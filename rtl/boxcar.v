==> flow/design.v <==
`default_nettype	none
module	boxcar #(
		parameter	IW=16,		 
				LGMEM=6,	 
				OW=(IW+LGMEM),	 
		parameter [0:0]	FIXED_NAVG=1'b0,  
		localparam [0:0] OPT_SIGNED=1'b0,  
		parameter	[(LGMEM-1):0]	INITIAL_NAVG= -1
	) (
		input	wire			i_clk,	 
						i_reset, 
		input	wire	[(LGMEM-1):0]	i_navg,	 
		input	wire			i_ce,	 
		input	wire	[(IW-1):0]	i_sample, 
		output	reg	[(OW-1):0]	o_result 
	);
	reg			full;
	reg	[(LGMEM-1):0]	rdaddr, wraddr;
	reg	[(IW-1):0]	mem [0:((1<<LGMEM)-1)];
	reg	[(IW-1):0]	preval, memval;
	reg	[IW:0]	sub;
	reg	[(IW+LGMEM-1):0] acc;
	wire	[(LGMEM-1):0]	w_requested_navg;
	wire	[(IW+LGMEM-1):0]	rounded;
	initial	wraddr = 0;
	always @(posedge i_clk)
	if (i_reset)
		wraddr <= 0;
	else if (i_ce)
		wraddr <= wraddr + 1'b1;
	assign w_requested_navg = (FIXED_NAVG) ? INITIAL_NAVG : i_navg;
	initial	rdaddr = 0;
	always @(posedge i_clk)
	if (i_reset)
		rdaddr <= -w_requested_navg;
	else if (i_ce)
		rdaddr <= rdaddr + 1'b1;
	initial	preval = 0;
	always @(posedge i_clk)
	if (i_reset)
		preval <= 0;
	else if (i_ce)
		preval <= i_sample;
	always @(posedge i_clk)
	if (i_ce)
		mem[wraddr] <= i_sample;
	initial	memval = 0;
	always @(posedge i_clk)
	if (i_ce)
		memval <= mem[rdaddr];
	initial	full   = 1'b0;
	always @(posedge i_clk)
	if (i_reset)
		full <= 0;
	else if (i_ce)
		full <= (full)||(rdaddr==0);
	initial	sub = 0;
	always @(posedge i_clk)
	if (i_reset)
		sub <= 0;
	else if (i_ce)
	begin
		if (full)
			sub <= { OPT_SIGNED&preval[(IW-1)], preval }
					- { OPT_SIGNED&memval[(IW-1)], memval };
		else
			sub <= { OPT_SIGNED&preval[(IW-1)], preval };
	end
	initial	acc = 0;
	always @(posedge i_clk)
	if (i_reset)
		acc <= 0;
	else if (i_ce)
		acc <= acc + { {(LGMEM-1){OPT_SIGNED&sub[IW]}}, sub };
	generate begin : RND
	if (IW+LGMEM == OW)
	begin : NO_ROUNDING
		assign	rounded = acc;
	end else if (IW+LGMEM == OW + 1)
	begin : NO_DROP_BIT
		assign	rounded = acc + { {(OW){1'b0}}, acc[1] };
	end else  
	begin : GENERIC
		assign	rounded = acc + {
				{(OW){1'b0}},
				acc[(IW+LGMEM-OW)],
				{(IW+LGMEM-OW-1){!acc[(IW+LGMEM-OW)]}}
				};
	end end endgenerate
	initial	o_result = 0;
	always @(posedge i_clk)
	if (i_reset)
		o_result <= 0;
	else if (i_ce)
		o_result <= rounded[(IW+LGMEM-1):(IW+LGMEM-OW)];
endmodule
# Tool chain data of boxcar
# Tool output for the design above, in the order of the flow.
# Lines are those of the file above, counted from 1.
# Library cell names are shortened.
# Not given: --
[design]
top = "boxcar"
clk_port = "i_clk"
library = "sky130hd"
lib_corner = "tt_025C_1v80"

# Elaborated design
# Yosys after proc, flatten, opt, wreduce and memory -nomap, before mapping. Memory bits, and registers merged into a memory's read port (data or address), are not among the register bits. Print and check cells are not counted. Equal cells are merged and count once.
# Memory sizes are those after Yosys's memory passes, which may raise the word count (mostly to a power of two), join words into wider ones and drop unused or constant bits.
[op_classes]
n_mux = 6
reduce_and_logical = 3
n_addsub = 5
[op_table]
columns = ["op", "n"]
rows = [
  ["22-bit by 17-bit adder with 22-bit output", 1],
  ["6-bit 2-to-1 mux", 3],
  ["16-bit by 16-bit subtractor with 17-bit output", 1],
  ["17-bit 2-to-1 mux", 1],
  ["16-bit 2-to-1 mux", 1],
  ["6-bit by 1-bit adder with 6-bit output with constant B", 2],
  ["6-bit negation", 1],
  ["6-bit zero test", 1],
  ["2-bit nonzero test", 1],
  ["1-bit logical OR", 1],
  ["1-bit 2-to-1 mux", 1],
]
[word_totals]
mem_count = 1
ramBits = 1024
regBits = 90
out_inout_bits = 22
clocked_rd_ports_x_width = 16
[mem_list]
columns = ["memory", "words", "width", "read_ports", "wr", "line", "source"]
rows = [
  ["mem", 64, 16, 1, 1, 19, "reg [(IW-1):0] mem [0:((1<<LGMEM)-1)];"],
]

# Depth
# Yosys ltp: most cells in a row. Word level: on the elaborated netlist, between registers, memories and ports. Mapped: between sequential cells and ports; inverters and the memories' decode and read muxes count.
[depth]
ltp_word = 3
ABC_AREA = 0
ltp_mapped = 11

# Netlist
# Source: synth_stat.txt of the flow (Yosys; design flattened, memories mapped). It holds for the ABC_AREA given above (unset counts as 0); a run with the other value may have another netlist.
# Totals and module areas in this step are rounded.
[mapped]
buffers = 131
cells = 2409
ff_cells = 1130
yosys_area_um2 = 45300
[types]
columns = ["cell", "n", "type_area_um2"]
rows = [
  ["edfxtp_1", 1046, 3.14E+04],
  ["mux4_2", 259, 5.83E+03],
  ["dfxtp_1", 84, 1.68E+03],
  ["mux2i_1", 120, 1.2E+03],
  ["nor2_1", 161, 604.33],
  ["ha_1", 37, 462.944],
  ["nand2_1", 93, 349.085],
  ["a21oi_1", 59, 295.283],
  ["o21ai_0", 57, 285.274],
  ["clkbuf_1", 67, 251.491],
  ["a211oi_1", 30, 225.216],
  ["buf_6", 18, 202.694],
  ["nand3_1", 32, 160.154],
  ["nor2b_1", 24, 150.144],
  ["inv_1", 39, 146.39],
  ["xnor2_1", 16, 140.134],
  ["a21o_1", 16, 120.115],
  ["nor3_1", 22, 110.106],
]
# Not listed: further types 48, cells in them 229.

# Worst setup path after synthesis
# OpenSTA on the mapped netlist: ideal clock, no wires. The path of least setup slack (recovery checks aside). Input and output delay are each 20% of the period. Register names are those of the netlist, which keeps one name where synthesis merged equal registers.
[synth_path]
kind = "input to register"
start = "input i_ce"
end = "memory mem[40][0]"
delay_ns = 2.825
slack_ns = 1.511
stages = 4
t_arrival_ns = 3.473
tclk_ns = 5.42
in_delay_ns = 1.084
period_less_setup_slack_ns = 3.909
# "delay_ns" is the arrival time less input delay plus setup time.
# "stages": output pins that drive a net of the path, with the launching flip-flop's if there is one; two outputs of one cell count as two.
# "period_less_setup_slack_ns" = period - worst setup slack (recovery checks aside). The figure is calculated, with input and output delays left at 20% of the set period.
# The rows between start and end are the longest chain of elaborated cells between them; the timing report does not say that the signal goes this way. Where chains are equally long, one stands for them.
# A line is the first line of the expression or statement that the cell stems from. Yosys adds cells for indexed reads and writes and turns some case tables into memories.
# Only ways into the end's enable, where the timed path ends, are counted here.
[synth_via]
cell_sequence = "clkbuf_1 -> and4b_1 -> clkbuf_1 -> nor4b_1"
elab_chain_cells = 1
cone_cells = 2
lines_between = 1
classes_between = "2 x mux"
[synth_lines]
columns = ["item", "line", "source"]
rows = [
  ["start, declared", 13, "input wire i_ce,"],
  ["6-bit 2-to-1 mux", 45, "if (i_ce)"],
  ["end, declared", 19, "reg [(IW-1):0] mem [0:((1<<LGMEM)-1)];"],
]

# Path in the finished layout
# From the final timing report of flow run 1: the path of least setup slack in the routed layout; clock arrival at registers is part of the times.
[layout_path]
kind = "register to register"
start = "register rdaddr[0]"
end = "register memval[12]"
tclk_ns = 3.9
slack_ns = 0.28
t_arrival_ns = 3.98
stages = 7
[layout_via]
cell_sequence = "edfxtp_1 -> buf_12 -> buf_4 -> mux4_2 -> mux4_2 -> a22oi_1 -> o21ai_1"
[layout_lines]
columns = ["item", "line", "source"]
rows = [
  ["start, declared", 18, "reg [(LGMEM-1):0] rdaddr, wraddr;"],
  ["start, assigned", 35, "rdaddr <= -w_requested_navg;"],
  ["start, assigned", 37, "rdaddr <= rdaddr + 1'b1;"],
  ["end, declared", 20, ""],
]
# No chain of elaborated cells between the ends is given.

Memo
Re: implementation data of boxcar

Module boxcar, platform sky130hd: 2 stored runs of the flow (Yosys, OpenROAD) with differing settings, in no particular order. Input and output delays are each 20% of the period that was set; the output load is 0.01 pF.
"timing.achieved_period_ns": clock period set for the run, less the worst setup slack. It is reckoned from that one timing run; input and output delays stay at 20% of the period that was set.
"worst_path_ns" is the time allowed to the run's worst setup path (the clock period less input and output delay, where it has them) less its slack. Clock arrival times count: a late capture clock shortens it, a late launch clock lengthens it.
By "fin_power_mw" is meant OpenSTA's value without simulated activity: inputs other than the clock are taken to toggle once in ten clock periods, and the tool carries that through the logic.
The measured numbers are rounded.

# flow run 1
==> flow/run.sh <==
#!/bin/bash
# the make line also repeats the synthesis and layout settings of config.mk as NAME=value (left out here)
make -C /OpenROAD-flow-scripts/flow DESIGN_CONFIG=/design/flow/config.mk WORK_HOME=/design/flow/orfs CLKGATE_MAP_FILE= finish
==> flow/config.mk <==
export PLATFORM = sky130hd
export DESIGN_NAME = boxcar
export DESIGN_NICKNAME = boxcar
export VERILOG_FILES = /design/flow/design.v
export SDC_FILE = /design/flow/constraint.sdc
export NUM_CORES = 4
export LEC_CHECK = 0
export CAP_MARGIN = 20
export CORE_MARGIN = 2
export CORE_UTILIZATION = 59
export CTS_CLUSTER_SIZE = 15
export MIN_ROUTING_LAYER = met1
export PLACE_DENSITY_LB_ADDON = 0.29
export SETUP_SLACK_MARGIN = 0.16
export SLEW_MARGIN = 20
==> flow/constraint.sdc <==
create_clock -name core_clock -period 3.9 [get_ports {i_clk}]
set_input_delay 0.7800 -clock core_clock [delete_from_list [all_inputs] [get_ports {i_clk}]]
set_output_delay 0.7800 -clock core_clock [all_outputs]
set_load 0.01 [all_outputs]

==> flow run 1: results <==
final_util_frac=0.671
timing.achieved_period_ns=3.620
worst_hold_slack_ns=0.479
worst_setup_slack_ns=0.280
worst_path_ns=3.62
worstPathKind="register to register"
timing.setup.tns_ns=0.000
fin_power_mw=27.0
final_die_area_um2=79000
synthArea_um2=45300
post_route_stdcell_area_um2=51000

# flow run 2
==> flow/run.sh <==
#!/bin/bash
# the make line also repeats the synthesis and layout settings of config.mk as NAME=value (left out here)
make -C /OpenROAD-flow-scripts/flow DESIGN_CONFIG=/design/flow/config.mk WORK_HOME=/design/flow/orfs CLKGATE_MAP_FILE= finish
==> flow/config.mk <==
export PLATFORM = sky130hd
export DESIGN_NAME = boxcar
export DESIGN_NICKNAME = boxcar
export VERILOG_FILES = /design/flow/design.v
export SDC_FILE = /design/flow/constraint.sdc
export NUM_CORES = 4
export LEC_CHECK = 0
export CAP_MARGIN = 20
export CORE_MARGIN = 2
export CORE_UTILIZATION = 39
export SLEW_MARGIN = 20
==> flow/constraint.sdc <==
create_clock -name core_clock -period 3.91 [get_ports {i_clk}]
set_input_delay 0.7820 -clock core_clock [delete_from_list [all_inputs] [get_ports {i_clk}]]
set_output_delay 0.7820 -clock core_clock [all_outputs]
set_load 0.01 [all_outputs]

==> flow run 2: results <==
final_util_frac=0.447
timing.achieved_period_ns=3.514
worst_hold_slack_ns=0.448
worst_setup_slack_ns=0.396
worst_path_ns=3.51
worstPathKind="register to register"
timing.setup.tns_ns=0.000
fin_power_mw=27.0
final_die_area_um2=119000
synthArea_um2=45300
post_route_stdcell_area_um2=51800
