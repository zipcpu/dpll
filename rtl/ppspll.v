==> flow/design.v <==
`default_nettype	none
module	ppspll #(
		parameter		STEP_BITS = 24,
					PHASE_BITS = 32+STEP_BITS,
		parameter	[0:0]	OPT_TRACK_FREQUENCY = 1'b1,
					OPT_ASYNCHRONOUS_PPS= 1'b1,
		localparam		PB = PHASE_BITS,
					SB = STEP_BITS
	) (
		input	wire			i_clk,
		input	wire			i_ld,
		input	wire	[(SB-1):0]	i_step,
		input	wire			i_ce,
		input	wire			i_pps,
		input	wire	[PB-1:0]	i_pcoef,
		input	wire	[SB-1:0]	i_fcoef,
		output	reg			o_pps,
		output	wire	[PB-1:0]	o_phase
	);
	reg	[PB-1:0]	r_counter;
	reg	[SB-1:0]	r_step;
	wire			pps_stb;
	reg			rcvd_pps;
	reg			p, n, cc;
	reg	[19:0]		load;
	reg			nzload;
	reg	[SB-1:0]	last_ctr;
	generate if (OPT_ASYNCHRONOUS_PPS)
	begin
		reg	r_pps, r_pipe, r_last, r_pps_stb;
		initial	{ r_last, r_pps, r_pipe } = 3'b0;
		always @(posedge i_clk)
			{ r_pps, r_pipe } <= { r_pipe, i_pps };
		always @(posedge i_clk)
		if (i_ce)
			r_last <= r_pps;
		initial	r_pps_stb = 1'b0;
		always @(posedge i_clk)
		if (i_ce)
			r_pps_stb <= (!r_last)&&(r_pps);
		else
			r_pps_stb <= (r_pps_stb)||((!r_last)&&(r_pps));
		assign	pps_stb = r_pps_stb;
	end else begin
		reg	last_pps;
		initial	last_pps <= 1'b0;
		always @(posedge i_clk)
		if (i_ce)
			last_pps <= i_pps;
		always @(posedge i_clk)
		if (i_ce)
			r_pps_stb <= (!r_last)&&(i_pps);
		else
			r_pps_stb <= (r_pps_stb)||((!r_last)&&(i_pps));
		assign	pps_stb = (!last_pps)&&(i_pps);
		assign	w_pps = i_pps;
	end endgenerate
	initial	rcvd_pps = 0;
	initial	load = 0;
	always @(posedge i_clk)
	if (i_ce)
	begin
		if ((!r_counter[PB-1])&&(&r_counter[PB-2:SB])&&(cc))
			rcvd_pps <= 1'b0;
		else if (pps_stb)
			rcvd_pps <= 1'b1;
		p <= 0;
		n <= 0;
		cc <= 0;
		if ((rcvd_pps)&&(r_counter[PB-1:PB-2]==2'b11))
		begin
			{ cc, r_counter[SB-1:0] } <= r_counter[SB-1:0]
					+ r_step + i_pcoef[SB-1:0];
			p <= 1'b1;
		end else if ((nzload)&&(rcvd_pps))
		begin
			{ cc, r_counter[SB-1:0] } <= r_counter[SB-1:0]
					+ r_step - i_pcoef[SB-1:0];
			n <= 1'b1;
		end else begin
			{ cc, r_counter[SB-1:0] } <= r_counter[SB-1:0]
					+ r_step[SB-1:0];
		end
		if (p)
		begin
			{ o_pps, r_counter[PB-1:SB] } <= r_counter[PB-1:SB]
					+ i_pcoef[PB-1:SB]
					+ {{(PB-SB-1){1'b0}},cc};
		end else if (n)
		begin
			{ o_pps, r_counter[PB-1:SB] } <= r_counter[PB-1:SB]
					- i_pcoef[PB-1:SB]
					+ {{(PB-SB-1){1'b0}},cc};
		end else begin
			{ o_pps, r_counter[PB-1:SB] } <= r_counter[PB-1:SB]
					+ {{(PB-SB-1){1'b0}},cc};
		end
		if ((!rcvd_pps)&&(r_counter[PB-1:PB-2]==2'b00))
		begin
			if (! &load)
				load <= load + 1;
			nzload <= 1'b1;
		end else if ((rcvd_pps)&&(load > 0))
		begin
			load <= load - 1;
			nzload <= (load > 1);
		end else begin  
			load <= 0;
			nzload <= 1'b0;
		end
	end
	always @(posedge i_clk)
	if (i_ld)
		r_step <= i_step;
	else if ((i_ce)&&(rcvd_pps)&&(OPT_TRACK_FREQUENCY))
	begin
		if (r_counter[PB-1])
			r_step <= r_step + i_fcoef;
		else if (nzload)
			r_step <= r_step - i_fcoef;
	end
	always @(posedge i_clk)
	if (i_ce)
		last_ctr = r_counter;
	assign	o_phase = { r_counter[PB-1:SB], last_ctr };
endmodule
# --- From RTL to reports: ppspll ---
# Tool output for the design above, in the order of the flow.
# Line numbers count from 1 in the design file above.
# Library cell names are shortened.
design:
  top_module: "ppspll"
  clk_port: "i_clk"
  library: "sky130hd"
  pvt_corner: "tt_025C_1v80"

# --- After elaboration ---
# Counts by Yosys on the flattened word-level netlist (proc, flatten, opt, wreduce; memories kept). Register bits leave out memories and registers merged into their read ports (data or address). Print and check cells are left out. Cells with the same type and inputs are merged into one.
bits:
  register_bits: 134
  input_bits: 108
  output_inout_bits: 57
  word_cells: 72
op_classes:
  add_sub_neg: 12
  cmp: 2
  eq_ne: 2
  n_mux: 20
  n_reduce_logical: 21
op_table:
  columns: ["op", "count"]
  rows:
  - ["24-bit two-way mux", 6]
  - ["33-bit by 1-bit adder with 33-bit output", 2]
  - ["32-bit two-way mux", 2]
  - ["20-bit two-way mux", 3]
  - ["20-bit by 1-bit > comparator with 1-bit output with constant B", 2]
  - ["32-bit by 1-bit adder with 33-bit output", 1]
  - ["32-bit by 32-bit adder with 33-bit output", 1]
  - ["32-bit by 32-bit subtractor with 33-bit output", 1]
  - ["31-bit AND reduction", 1]
  - ["24-bit by 24-bit adder with 25-bit output", 1]
  - ["25-bit by 24-bit adder with 25-bit output", 1]
  - ["25-bit by 24-bit subtractor with 25-bit output", 1]
  - ["24-bit adder", 1]
  - ["24-bit subtractor", 1]
  - ["20-bit by 1-bit adder with 20-bit output with constant B", 1]
  - ["20-bit by 1-bit subtractor with 20-bit output with constant B", 1]
  - ["20-bit AND reduction", 1]
  - ["1-bit two-way mux", 9]
  - ["1-bit logical AND", 8]
  - ["2-bit AND reduction", 3]
  - ["2-bit nonzero test", 2]
  - ["1-bit logical NOT", 3]
  - ["3-bit nonzero test", 1]
  - ["2-bit equality test with constant B", 1]
  - ["2-bit != test with constant B", 1]
  - ["2-bit logical NOT", 1]
  - ["1-bit logical OR", 1]

# --- Logic depth ---
# Longest topological path by Yosys (ltp), each cell counted once; first at word level (registers and memories cut), then after technology mapping (sequential cells cut; the memories' decode and read muxes count).
logic_depth:
  ltp_word: 5
  ABC_AREA: 1
  mapped_depth: 26
  mapped_depth_nobuf: 26

# --- Synthesis result ---
# Yosys stat after the flow's synthesis: flattened, memories mapped to cells. It holds for the ABC_AREA given above (unset counts as 0); a run with the other value may have another netlist.
mapped:
  cells: 3107
  yosys_area_mm2: 0.0190733
  sequential_area_mm2: 0.0039938
  ff_cells: 134
  n_buf: 76
by_type:
  columns: ["cell", "count", "type_area_um2"]
  rows:
  - ["edfxtp_1", 131, 3.93E+03]
  - ["nand2_1", 940, 3.53E+03]
  - ["ha_1", 198, 2.48E+03]
  - ["inv_1", 507, 1.9E+03]
  - ["nand3_1", 268, 1.34E+03]
  - ["nor2_1", 300, 1126.08]
  - ["a21oi_1", 187, 935.898]
  - ["o21ai_0", 150, 750.72]
  - ["xor2_1", 68, 595.571]
  - ["nor3_1", 56, 280.269]
  - ["nand4_1", 43, 269.008]
  - ["buf_4", 34, 255.245]
  - ["xnor2_1", 24, 210.202]
  - ["o21bai_1", 21, 157.651]
  - ["fa_1", 7, 140.134]
  - ["nand3b_1", 14, 105.101]
  - ["nor4_1", 13, 81.328]
  - ["clkbuf_1", 21, 78.826]
# Not listed: further types 33, cells in them 125.

# --- Worst setup path after synthesis ---
# Path of least setup slack by OpenSTA after synthesis, without wires, with an ideal clock, recovery checks aside; 20% of the period is set as input and as output delay. Where synthesis merged equal registers, the netlist keeps one of their names.
synth_timing:
  kind: "input port to flip-flop"
  from: "in i_fcoef[1]"
  to: "reg r_step[23]"
  clock_period_ps: 7290
  in_delay_ps: 1458
  setup_ps: 254
  t_first_pin_ps: 1458
  arrival_time_ps: 3830
  t_required_ps: 7036
  path_slack_ps: 3206
  delay_ps: 2626
  driving_pins: 17
  path_buffers: 0
  synth_period_reached_ps: 4084
# "delay_ps" = arrival - input delay + setup time.
# "driving_pins": output pins that drive a net of the path, with the launching flip-flop's if there is one; two outputs of one cell count as two.
# "synth_period_reached_ps" = period - worst setup slack (recovery checks aside). The figure is calculated, with input and output delays left at 20% of the set period.
# Between the ends stands the longest chain of elaborated cells between them, by number of cells; it is not shown to be the way that was timed. Of several equally long chains one is given.
# A line is the first line of the expression or statement that the cell stems from. Yosys adds cells for indexed reads and writes and turns some case tables into memories.
# A register here has more assigning lines than the two given.
synth_via:
  cell_sequence: "inv_1 > ha_1 > nand4_1 > nor3_1 > nand3_1 > o21ai_2 > o21ai_0 > xor2_1 > ha_1 > nand2_1 > nor2_1 > inv_1 > nor4_1 > a21o_1 > nand2_1 > nand3_1 > nand2_1"
  elab_chain_cells: 5
  cells_between: 6
  lines_between: 6
  cone_classes: "add/sub: 2; mux: 4"
synth_lines:
  columns: ["item", "line_no", "rtl"]
  rows:
  - ["start: declaration", 16, "input wire [SB-1:0] i_fcoef,"]
  - ["24-bit subtractor", 120, "r_step <= r_step - i_fcoef;"]
  - ["24-bit two-way mux", 119, "else if (nzload)"]
  - ["24-bit two-way mux", 117, "if (r_counter[PB-1])"]
  - ["24-bit two-way mux", 115, "else if ((i_ce)&&(rcvd_pps)&&(OPT_TRACK_FREQUENCY))"]
  - ["24-bit two-way mux", 113, "if (i_ld)"]
  - ["end: assignment", 114, "r_step <= i_step;"]
  - ["end: assignment", 118, "r_step <= r_step + i_fcoef;"]
  - ["end: declaration", 21, "reg [SB-1:0] r_step;"]

# --- Worst path after layout ---
# From the final timing report of stored run 1: the path of least setup slack in the routed layout; clock arrival at registers is part of the times.
# The report prints the path's times to 10 ps; the period is as set.
layout_timing:
  kind: "input port to flip-flop"
  from: "in i_fcoef[0]"
  to: "reg r_step[20]"
  clock_period_ps: 7620
  in_delay_ps: 1520
  setup_ps: 260
  t_first_pin_ps: 1520
  arrival_time_ps: 4880
  t_required_ps: 7850
  path_slack_ps: 2970
  driving_pins: 16
  path_buffers: 1
# Between the ends stands the longest chain of elaborated cells between them, by number of cells; it is not shown to be the way that was timed. Of several equally long chains one is given.
# A register here has more assigning lines than the two given.
layout_via:
  cell_sequence: "clkdlybuf4s50_1 > inv_1 > ha_1 > nand4_1 > nor3_1 > nand3_1 > o21ai_2 > o21ai_0 > xor2_1 > ha_1 > nand2_1 > nor3_1 > nand4_1 > nand3_1 > xor2_1 > o21ai_0"
  elab_chain_cells: 5
  cells_between: 6
  lines_between: 6
  cone_classes: "add/sub: 2; mux: 4"
layout_lines:
  columns: ["item", "line_no", "rtl"]
  rows:
  - ["start: declaration", 16, "input wire [SB-1:0] i_fcoef,"]
  - ["24-bit subtractor", 120, "r_step <= r_step - i_fcoef;"]
  - ["24-bit two-way mux", 119, "else if (nzload)"]
  - ["24-bit two-way mux", 117, "if (r_counter[PB-1])"]
  - ["24-bit two-way mux", 115, "else if ((i_ce)&&(rcvd_pps)&&(OPT_TRACK_FREQUENCY))"]
  - ["24-bit two-way mux", 113, "if (i_ld)"]
  - ["end: assignment", 114, "r_step <= i_step;"]
  - ["end: assignment", 118, "r_step <= r_step + i_fcoef;"]
  - ["end: declaration", 21, "reg [SB-1:0] r_step;"]

# Stored flow runs of ppspll (2 of them; Yosys, OpenROAD, sky130hd). They differ in their settings and are not a sequence. Constraints: input delay and output delay 20% of the set period each, output load 0.01 pF.
# "achievedPeriod_ps" = clock period - worst setup slack. The figure is calculated, with input and output delays left at 20% of the set period.
# "critical_path_time_ps" is the time allowed to the run's worst setup path (the clock period less input and output delay, where it has them) less its slack. Clock arrival times count: a late capture clock shortens it, a late launch clock lengthens it.
# "critical_path_time_ps" is given in steps of 10 ps.
runs:
  - name: "stored run 1"
    settings:
      period_ns: 7.62
      CORE_UTILIZATION: 38
      SETUP_SLACK_MARGIN: -0.4
      CORE_MARGIN: 2
      TNS_END_PERCENT: 80
      ABC_AREA: 1
      GPL_ROUTABILITY_DRIVEN: 0
      CAP_MARGIN: 20
      SLEW_MARGIN: 40
      MIN_ROUTING_LAYER: "met1"
      MAX_ROUTING_LAYER: "met5"
    results:
      yosys.chip_area_mm2: 0.0190733
      total_die_area_mm2: 0.052
      finish.stdcell_area_mm2: 0.0217421
      fin_util_pct: 43.6
      ws_setup_ps: 2973
      fin_tns_ps: 0
      worst_hold_slack_ps: 331
      achievedPeriod_ps: 4647
      critical_path_time_ps: 3120
      timing.worst_path_kind: "input port to flip-flop"
  - name: "stored run 2"
    settings:
      period_ns: 5.59
      SETUP_SLACK_MARGIN: -0.56
      CAP_MARGIN: 20
      CORE_MARGIN: 2
      CORE_UTILIZATION: 40
      SLEW_MARGIN: 20
    results:
      yosys.chip_area_mm2: 0.0159165
      total_die_area_mm2: 0.0414021
      finish.stdcell_area_mm2: 0.0184439
      fin_util_pct: 46.7
      ws_setup_ps: 459
      fin_tns_ps: 0
      worst_hold_slack_ps: 327
      achievedPeriod_ps: 5131
      critical_path_time_ps: 5130
      timing.worst_path_kind: "flip-flop to flip-flop"
